==> flow/design.v <==
module mux_controller
  #(
    parameter INPUT_COUNT      = 8,
    parameter INPUT_DATA_WIDTH = 4,
    parameter CLK_FREQUENCY    = 100000000,  
    parameter REFRESH_RATE     = 1)         
  (
    input clkIn,
    input rstIn,
    input [INPUT_DATA_WIDTH-1:0] channe0In,
    input [INPUT_DATA_WIDTH-1:0] channe1In,
    input [INPUT_DATA_WIDTH-1:0] channe2In,
    input [INPUT_DATA_WIDTH-1:0] channe3In,
    input [INPUT_DATA_WIDTH-1:0] channe4In,
    input [INPUT_DATA_WIDTH-1:0] channe5In,
    input [INPUT_DATA_WIDTH-1:0] channe6In,
    input [INPUT_DATA_WIDTH-1:0] channe7In,
    output [$clog2(INPUT_COUNT)-1:0] selOut,
    output reg [INPUT_DATA_WIDTH-1:0] channelOut);
  localparam REFRESH_COUNT = CLK_FREQUENCY / REFRESH_RATE;
  integer cnt;
  reg [$clog2(INPUT_COUNT)-1:0] channelSel;
  assign selOut = channelSel;
  always @ (posedge clkIn) begin
    if (rstIn == 1'b1) begin
      channelSel <= 0;
      cnt        <= 0;
    end
    else begin
      if (cnt == REFRESH_COUNT-1) begin
        channelSel <= channelSel + 1;
        cnt <= 0;
      end
      else begin
        cnt <= cnt + 1;
      end
    end
  end
  always @ (posedge clkIn) begin
    if (rstIn == 1'b1) begin
      channelOut <= 0;
    end
    else begin
      case (channelSel)
        0 : channelOut <= channe0In;
        1 : channelOut <= channe1In;
        2 : channelOut <= channe2In;
        3 : channelOut <= channe3In;
        4 : channelOut <= channe4In;
        5 : channelOut <= channe5In;
        6 : channelOut <= channe6In;
        7 : channelOut <= channe7In;
        default : channelOut <= 0;
      endcase
    end
  end
endmodule
module seven_seg_display 
  #(
    parameter DIGIT_COUNT = 8,  
    parameter DP_SEG_EN  = 1'b0,
    parameter ACTIVE_LOW = 1'b1)
  (
    input clkIn,
    input rstIn,
    input [$clog2(DIGIT_COUNT)-1:0] selIn,
    input [3:0] bcdIn,
    output reg [DIGIT_COUNT-1:0] aSegOut,
    output [7:0] cSegOut);
  reg [6:0] ledSeg;
  integer i;
  always @ (posedge clkIn) begin
    for (i = 0; i < DIGIT_COUNT; i = i + 1) begin
      if (i == selIn) begin
        aSegOut[i] = 1'b1 ^ ACTIVE_LOW;
      end
      else begin
        aSegOut[i] = 1'b0 ^ ACTIVE_LOW;
      end
    end
  end
  always @ (posedge clkIn) begin
    if (rstIn == 1'b1) begin
      ledSeg <= 7'b0000000;
    end
    else begin
      case (bcdIn)
        0 : ledSeg <= 7'b0111111;
        1 : ledSeg <= 7'b0000110;
        2 : ledSeg <= 7'b1011011;
        3 : ledSeg <= 7'b1001111;
        4 : ledSeg <= 7'b1100110;
        5 : ledSeg <= 7'b1101101;
        6 : ledSeg <= 7'b1111101;
        7 : ledSeg <= 7'b0000111;
        8 : ledSeg <= 7'b1111111;
        9 : ledSeg <= 7'b1100111;
        default : ledSeg <= 7'b0000000;
      endcase
    end
  end
  assign cSegOut = (ACTIVE_LOW == 1'b1) ? ~{DP_SEG_EN, ledSeg} : {DP_SEG_EN, ledSeg};
endmodule
module stopwatch (
  input clkIn,
  input rstIn,
  input btnRunIn,
  input btnPauseIn,
  input btnClearIn,
  output [7:0] aSegOut,
  output [7:0] cSegOut);
  wire enCounter;
  wire clrCounter;
  wire [3:0] milliBcdOne;
  wire [3:0] milliBcdTen;
  wire [3:0] milliBcdHundred;
  wire [3:0] secondBcdOne;
  wire [3:0] secondBcdTen;
  wire [3:0] minuteBcdOne;
  wire [3:0] minuteBcdTen;
  wire [3:0] hourBcdOne;
  wire [3:0] muxSelData;
  wire [2:0] muxSel;
  stopwatch_fsm FSM (
    .clkIn(clkIn),
    .rstIn(rstIn),
    .btnRunIn(btnRunIn),
    .btnPauseIn(btnPauseIn),
    .btnClearIn(btnClearIn),
    .enCounterOut(enCounter),
    .clrCounterOut(clrCounter));
  stopwatch_counter COUNTER (
    .clkIn(clkIn),
    .rstIn(rstIn),
    .enCounterIn(enCounter),
    .clrCounterIn(clrCounter),
    .milliBcdOneOut(milliBcdOne),
    .milliBcdTenOut(milliBcdTen),
    .milliBcdHundredOut(milliBcdHundred),
    .secondBcdOneOut(secondBcdOne),
    .secondBcdTenOut(secondBcdTen),
    .minuteBcdOneOut(minuteBcdOne),
    .minuteBcdTenOut(minuteBcdTen),
    .hourBcdOneOut(hourBcdOne));
  mux_controller #(.REFRESH_RATE(480)) DATA_SEL_CONTROLLER (
    .clkIn(clkIn),
    .rstIn(rstIn),
    .channe0In(milliBcdOne),
    .channe1In(milliBcdTen),
    .channe2In(milliBcdHundred),
    .channe3In(secondBcdOne),
    .channe4In(secondBcdTen),
    .channe5In(minuteBcdOne),
    .channe6In(minuteBcdTen),
    .channe7In(hourBcdOne),
    .selOut(muxSel),
    .channelOut(muxSelData));
  seven_seg_display SSEG_CONTROLLER (
    .clkIn(clkIn),
    .rstIn(rstIn),
    .selIn(muxSel),
    .bcdIn(muxSelData),
    .aSegOut(aSegOut),
    .cSegOut(cSegOut));
endmodule
module stopwatch_counter
  (
    input clkIn,
    input rstIn,
    input enCounterIn,
    input clrCounterIn,
    output reg [3:0] milliBcdOneOut,
    output reg [3:0] milliBcdTenOut,
    output reg [3:0] milliBcdHundredOut,
    output reg [3:0] secondBcdOneOut,
    output reg [3:0] secondBcdTenOut,
    output reg [3:0] minuteBcdOneOut,
    output reg [3:0] minuteBcdTenOut,
    output reg [3:0] hourBcdOneOut);
  localparam UPDATE_COUNT = 100000000 / 1000;
  reg incrMilliBcdOneCnt;
  reg incrMilliBcdTenCnt;
  reg incrMilliBcdHundredCnt;
  reg incrSecondBcdOneCnt;
  reg incrSecondBcdTenCnt;
  reg incrMinuteBcdOneCnt;
  reg incrMinuteBcdTenCnt;
  reg incrHourBcdOneCnt;
  integer cnt;
  always @ (posedge clkIn) begin
    if (rstIn == 1'b1 || clrCounterIn == 1'b1) begin
      cnt <= 0;
      incrMilliBcdOneCnt <= 1'b0;
    end
    else begin
      incrMilliBcdOneCnt <= 1'b0;
      if (cnt == UPDATE_COUNT-1) begin
        incrMilliBcdOneCnt <= 1'b1;
        cnt <= 0;
      end
      else begin
        if (enCounterIn == 1'b1) begin
          cnt <= cnt + 1;
        end
      end
    end
  end
  always @ (posedge clkIn) begin
    if (rstIn == 1'b1 || clrCounterIn == 1'b1) begin
      milliBcdOneOut     <= 0;
      incrMilliBcdTenCnt <= 1'b0;
    end
    else begin
      incrMilliBcdTenCnt <= 1'b0;
      if (milliBcdOneOut == 10) begin
        incrMilliBcdTenCnt <= 1'b1;
        milliBcdOneOut <= 0;
      end
      else begin
        if (incrMilliBcdOneCnt == 1'b1) begin
          milliBcdOneOut <= milliBcdOneOut + 1;
        end
      end
    end
  end
  always @ (posedge clkIn) begin
    if (rstIn == 1'b1 || clrCounterIn == 1'b1) begin
      milliBcdTenOut     <= 0;
      incrMilliBcdHundredCnt <= 1'b0;
    end
    else begin
      incrMilliBcdHundredCnt <= 1'b0;
      if (milliBcdTenOut == 10) begin
        incrMilliBcdHundredCnt <= 1'b1;
        milliBcdTenOut <= 0;
      end
      else begin
        if (incrMilliBcdTenCnt == 1'b1) begin
          milliBcdTenOut <= milliBcdTenOut + 1;
        end
      end
    end
  end
  always @ (posedge clkIn) begin
    if (rstIn == 1'b1 || clrCounterIn == 1'b1) begin
      milliBcdHundredOut     <= 0;
      incrSecondBcdOneCnt <= 1'b0;
    end
    else begin
      incrSecondBcdOneCnt <= 1'b0;
      if (milliBcdHundredOut == 10) begin
        incrSecondBcdOneCnt <= 1'b1;
        milliBcdHundredOut <= 0;
      end
      else begin
        if (incrMilliBcdHundredCnt == 1'b1) begin
          milliBcdHundredOut <= milliBcdHundredOut + 1;
        end
      end
    end
  end
  always @ (posedge clkIn) begin
    if (rstIn == 1'b1 || clrCounterIn == 1'b1) begin
      secondBcdOneOut     <= 0;
      incrSecondBcdTenCnt <= 1'b0;
    end
    else begin
      incrSecondBcdTenCnt <= 1'b0;
      if (secondBcdOneOut == 10) begin
        incrSecondBcdTenCnt <= 1'b1;
        secondBcdOneOut <= 0;
      end
      else begin
        if (incrSecondBcdOneCnt == 1'b1) begin
          secondBcdOneOut <= secondBcdOneOut + 1;
        end
      end
    end
  end
  always @ (posedge clkIn) begin
    if (rstIn == 1'b1 || clrCounterIn == 1'b1) begin
      secondBcdTenOut     <= 0;
      incrMinuteBcdOneCnt <= 1'b0;
    end
    else begin
      incrMinuteBcdOneCnt <= 1'b0;
      if (secondBcdTenOut == 6) begin
        incrMinuteBcdOneCnt <= 1'b1;
        secondBcdTenOut <= 0;
      end
      else begin
        if (incrSecondBcdTenCnt == 1'b1) begin
          secondBcdTenOut <= secondBcdTenOut + 1;
        end
      end
    end
  end
  always @ (posedge clkIn) begin
    if (rstIn == 1'b1 || clrCounterIn == 1'b1) begin
      minuteBcdOneOut     <= 0;
      incrMinuteBcdTenCnt <= 1'b0;
    end
    else begin
      incrMinuteBcdTenCnt <= 1'b0;
      if (minuteBcdOneOut == 10) begin
        incrMinuteBcdTenCnt <= 1'b1;
        minuteBcdOneOut <= 0;
      end
      else begin
        if (incrMinuteBcdOneCnt == 1'b1) begin
          minuteBcdOneOut <= minuteBcdOneOut + 1;
        end
      end
    end
  end
  always @ (posedge clkIn) begin
    if (rstIn == 1'b1 || clrCounterIn == 1'b1) begin
      minuteBcdTenOut     <= 0;
      incrHourBcdOneCnt <= 1'b0;
    end
    else begin
      incrHourBcdOneCnt <= 1'b0;
      if (minuteBcdTenOut == 6) begin
        incrHourBcdOneCnt <= 1'b1;
        minuteBcdTenOut <= 0;
      end
      else begin
        if (incrMinuteBcdTenCnt == 1'b1) begin
          minuteBcdTenOut <= minuteBcdTenOut + 1;
        end
      end
    end
  end
  always @ (posedge clkIn) begin
    if (rstIn == 1'b1 || clrCounterIn == 1'b1) begin
      hourBcdOneOut <= 0;
    end
    else begin
      if (hourBcdOneOut == 10) begin
        hourBcdOneOut <= 0;
      end
      else begin
        if (incrHourBcdOneCnt == 1'b1) begin
          hourBcdOneOut <= hourBcdOneOut + 1;
        end
      end
    end
  end
endmodule
module stopwatch_fsm
  (
    input clkIn,
    input rstIn,
    input btnRunIn,
    input btnPauseIn,
    input btnClearIn,
    output reg enCounterOut,
    output reg clrCounterOut);
    parameter IDLE  = 4'b0001;
    parameter RUN   = 4'b0010;
    parameter PAUSE = 4'b0100;
    parameter CLEAR = 4'b1000;
    reg [3:0] state;
  always @ (posedge clkIn) begin
    if (rstIn == 1'b1) begin
      state         <= IDLE;
      enCounterOut  <= 1'b0;
      clrCounterOut <= 1'b0;
    end
    else begin
      case (state)
        IDLE:
          begin
            enCounterOut  <= 1'b0;
            clrCounterOut <= 1'b0;
            if (btnRunIn == 1'b1) begin
              state <= RUN;
            end
            else if (btnClearIn == 1'b1) begin
              state <= CLEAR;
            end
          end
        RUN:
          begin
            enCounterOut  <= 1'b1;
            clrCounterOut <= 1'b0;
            if (btnPauseIn == 1'b1) begin
              state <= PAUSE;
            end
            else if (btnClearIn == 1'b1) begin
              state <= CLEAR;
            end
          end
        PAUSE:
          begin
            enCounterOut  <= 1'b0;
            clrCounterOut <= 1'b0;
            if (btnRunIn == 1'b1) begin
              state <= RUN;
            end
            else if (btnClearIn == 1'b1) begin
              state <= CLEAR;
            end
          end
        CLEAR:
          begin
            enCounterOut  <= 1'b0;
            clrCounterOut <= 1'b1;
            state <= IDLE;
          end
        default: state <= IDLE;
      endcase
    end
  end
endmodule
# Step by step through the tools: stopwatch
# What the tools print for stopwatch, step after step.
# Lines are those of the file above, counted from 1.
# Library cell names are shortened.
# The mark -- stands for no value.
# design
top	stopwatch
clk_port	clkIn
lib	sky130hd
pvt_corner	tt_025C_1v80

# Word level
# Counts by Yosys on the flattened word-level netlist (proc, flatten, opt, wreduce; memories kept). Register bits leave out memories and registers merged into their read ports (data or address). Print and check cells are left out.
# Memory sizes are those after Yosys's memory passes, which may raise the word count (mostly to a power of two), join words into wider ones and drop unused or constant bits.
# classes
add_sub_neg	11
mul	0
div_mod_pow	0
cmp	0
equal	28
shifts	0
mux	23
bitwise	1
reduce_logical	17
# ops
operator	count
adder 32 x 2 -> 32 bit (second input constant)	2
equality test 32 x 18 -> 1 bit (second input constant)	1
equality test 32 x 19 -> 1 bit (second input constant)	1
adder 4 x 1 -> 4 bit (second input constant)	8
parallel mux 4 bit (select 8 bit)	1
equality test 4 bit (second input constant)	7
OR reduction 2 bit	11
2-to-1 mux 1 bit	16
equality test 3 bit (first input constant)	4
equality test 3 bit (second input constant)	4
equality test 4 x 3 -> 1 bit (second input constant)	3
2-to-1 mux 4 bit	3
NOT 7 -> 8 bit	1
parallel mux 4 bit (select 2 bit)	1
equality test 2 x 3 -> 1 bit (first input constant)	2
equality test 3 x 2 -> 1 bit (second input constant)	2
OR reduction 3 bit	2
nonzero test 2 bit	2
equality test 4 x 1 -> 1 bit (second input constant)	1
equality test 4 x 2 -> 1 bit (second input constant)	1
parallel mux 1 bit (select 2 bit)	2
equality test 1 x 3 -> 1 bit (first input constant)	1
adder 3 x 1 -> 3 bit (second input constant)	1
equality test 3 x 1 -> 1 bit (second input constant)	1
logical NOT 3 bit	1
logical OR 1 bit	1
# word_totals
ff_bits	125
latchBits	0
mem_bits_rw	0
romBits	112
clocked_rd_ports_x_width	7
memories	1
input_bits	5
output_inout_bits	16
word_cells	105
# memory_table
name	size	width	rd	wr	line_no	source
(name not given)	16	7	1	0	87	case (bcdIn)

# Longest topological paths
# Yosys ltp: most cells in a row. Word level: on the elaborated netlist, between registers, memories and ports. Mapped: between sequential cells and ports; inverters and the memories' decode and read muxes count.
# logic_depth
depth_word	3
abc_area	1
mapped_depth	10
depth_no_buf	10

# Synthesis result
# Source: synth_stat.txt of the flow (Yosys; design flattened, memories mapped). It holds for the ABC_AREA given above (unset counts as 0); a run with the other value may have another netlist.
# Totals and module areas in this step are rounded.
# types
cell_type	count	type_area_um2
dfxtp_1	132	2.64E+03
nand2_1	251	942.154
nor2_1	177	664.387
inv_1	120	450.432
ha_1	31	387.872
nand3_1	50	250.24
a21oi_1	48	240.23
nand4_1	20	125.12
nor2_4	11	123.869
xnor2_1	12	105.101
xor2_1	12	105.101
nand3b_1	12	90.086
nor3_1	16	80.077
nor2_2	11	68.816
o2111ai_1	6	52.55
a31oi_1	8	50.048
or2_2	8	50.048
buf_4	6	45.043
# Not listed: further types 24, cells in them 54.
# mapped
mapped_cells	985
mapped_area_um2	6870
seq_area_um2	2640
ff_cells	132
buf_cells	8

# Path before layout
# OpenSTA on the mapped netlist: ideal clock, no wires. The path of least setup slack (recovery checks aside). Input and output delay are each 20% of the period. Register names are those of the netlist, which keeps one name where synthesis merged equal registers.
# synth_timing
path_type	register -> register
from	register DATA_SEL_CONTROLLER.channelSel[0]
to	register DATA_SEL_CONTROLLER.channelOut[0]
period_ps	1910
setup_time_ps	118
launch_ps	0
arrival_ps	1314
t_required_ps	1792
path_slack_ps	479
delay_ps	1432
driving_pins	7
path_buffers	0
period_less_setup_slack_ps	1431
# "delay_ps" is the arrival time less input delay plus setup time.
# "driving_pins": output pins that drive a net of the path, with the launching flip-flop's if there is one; two outputs of one cell count as two.
# "period_less_setup_slack_ps" = period - worst setup slack (recovery checks aside). The figure is calculated, with input and output delays left at 20% of the set period.
# Between the ends stands the longest chain of elaborated cells between them, by number of cells; it is not shown to be the way that was timed. Of several equally long chains one is given.
# A line is the first line of the expression or statement that the cell stems from. Yosys adds cells for indexed reads and writes and turns some case tables into memories.
# At most two assigning lines are given for a register; there are more.
# synth_between
cell_sequence	dfxtp_1 ha_1 ha_1 nor2_1 nand4_1 o21ai_0 nor2_1
elab_chain_cells	2
cells_between	9
cone_classes	eq/ne: 7; mux: 1; reduce/logical: 1
# synth_lines
element	line_no	source
from (decl)	22	reg [$clog2(INPUT_COUNT)-1:0] channelSel;
from (assign)	26	channelSel <= 0;
from (assign)	31	channelSel <= channelSel + 1;
equality test 3 bit	44	case (channelSel)
parallel mux 4 bit (select 8 bit)	44
to (assign)	45	0 : channelOut <= channe0In;
to (assign)	46	1 : channelOut <= channe1In;
to (decl)	19	output reg [INPUT_DATA_WIDTH-1:0] channelOut);

# Path in the finished layout
# From the final timing report of entry B: the path of least setup slack in the routed layout; clock arrival at registers is part of the times.
# The report prints the path's times to 10 ps; the period is as set.
# layout_timing
path_type	register -> register
from	register DATA_SEL_CONTROLLER.cnt[0]
to	register DATA_SEL_CONTROLLER.cnt[21]
period_ps	2360
setup_time_ps	130
launch_ps	430
arrival_ps	2310
t_required_ps	2660
path_slack_ps	350
driving_pins	11
path_buffers	1
# Between the ends stands the longest chain of elaborated cells between them, by number of cells; it is not shown to be the way that was timed. Of several equally long chains one is given.
# At most two assigning lines are given for a register; there are more.
# layout_between
cell_sequence	dfxtp_1 inv_1 ha_1 nand2_1 nor2_1 inv_1 nor2_1 nand2_1 nand2_1 buf_4 nor2_1
elab_chain_cells	2
cells_between	3
lines_between	2
cone_classes	add/sub: 1; eq/ne: 1; reduce/logical: 1
# layout_lines
element	line_no	source
from (decl)	21	integer cnt;
from (assign)	27	cnt        <= 0;
from (assign)	35	cnt <= cnt + 1;
equality test 32 x 19 -> 1 bit	30	if (cnt == REFRESH_COUNT-1) begin
OR reduction 2 bit	--
to (assign)	32	cnt <= 0;
to (assign)	35
to (decl)	21

# Flow runs of stopwatch

Settings and measured results of 2 stored flow runs for module stopwatch (sky130hd), not sorted in any way. The constraints put input and output delay at 20% of the set period each and load the outputs with 0.01 pF.
"worst_path_ps" means the part of the period allowed to the worst setup path (the constraints hold back 20% at inputs and 20% at outputs) less its slack; where the path has registers, the arrival times of their clocks count too.
"power.total_mw": no workload was simulated; the value follows from the tool's default switching activity.
"worst_path_ps" is known to 10 ps.
Measured values are rounded.

Entry A, flow files:
==> flow/run.sh <==
#!/bin/bash
# the make line also repeats the synthesis and layout settings of config.mk as NAME=value (left out here)
make -C /OpenROAD-flow-scripts/flow DESIGN_CONFIG=/design/flow/config.mk WORK_HOME=/design/flow/orfs CLKGATE_MAP_FILE= finish
==> flow/config.mk <==
export PLATFORM = sky130hd
export DESIGN_NAME = stopwatch
export DESIGN_NICKNAME = stopwatch
export VERILOG_FILES = /design/flow/design.v
export SDC_FILE = /design/flow/constraint.sdc
export NUM_CORES = 4
export LEC_CHECK = 0
export ABC_AREA = 1
export CAP_MARGIN = 25
export CORE_ASPECT_RATIO = 1.77
export CORE_MARGIN = 3
export CORE_UTILIZATION = 66
export GPL_TIMING_DRIVEN = 1
export MAX_ROUTING_LAYER = met4
export PLACE_DENSITY_LB_ADDON = 0.08
export SLEW_MARGIN = 40
==> flow/constraint.sdc <==
create_clock -name core_clock -period 1.42 [get_ports {clkIn}]
set_input_delay 0.2840 -clock core_clock [delete_from_list [all_inputs] [get_ports {clkIn}]]
set_output_delay 0.2840 -clock core_clock [all_outputs]
set_load 0.01 [all_outputs]

Entry A: stopped before the end: routing reported GRT-0232

Entry B, flow files:
==> flow/run.sh <==
#!/bin/bash
# the make line also repeats the synthesis and layout settings of config.mk as NAME=value (left out here)
make -C /OpenROAD-flow-scripts/flow DESIGN_CONFIG=/design/flow/config.mk WORK_HOME=/design/flow/orfs CLKGATE_MAP_FILE= finish
==> flow/config.mk <==
export PLATFORM = sky130hd
export DESIGN_NAME = stopwatch
export DESIGN_NICKNAME = stopwatch
export VERILOG_FILES = /design/flow/design.v
export SDC_FILE = /design/flow/constraint.sdc
export NUM_CORES = 4
export LEC_CHECK = 0
export ABC_AREA = 1
export CAP_MARGIN = 15
export CELL_PAD_IN_SITES_DETAIL_PLACEMENT = 2
export CORE_ASPECT_RATIO = 1.12
export CORE_MARGIN = 7
export CORE_UTILIZATION = 28
export GPL_ROUTABILITY_DRIVEN = 1
export PLACE_DENSITY = 0.6
export SETUP_SLACK_MARGIN = 0.16
export SLEW_MARGIN = 20
==> flow/constraint.sdc <==
create_clock -name core_clock -period 2.36 [get_ports {clkIn}]
set_input_delay 0.4720 -clock core_clock [delete_from_list [all_inputs] [get_ports {clkIn}]]
set_output_delay 0.4720 -clock core_clock [all_outputs]
set_load 0.01 [all_outputs]

==> results of entry B, as CSV <==
result,value
worst_setup_slack_ps,352
total_die_area_um2,29100
fin_util_pct,33.1
power.total_mw,4.97
setupTns_ps,0
worst_path_ps,2010
worstPathKind,"register -> register"
yosys.chip_area_um2,6870
finish.stdcell_area_um2,7980
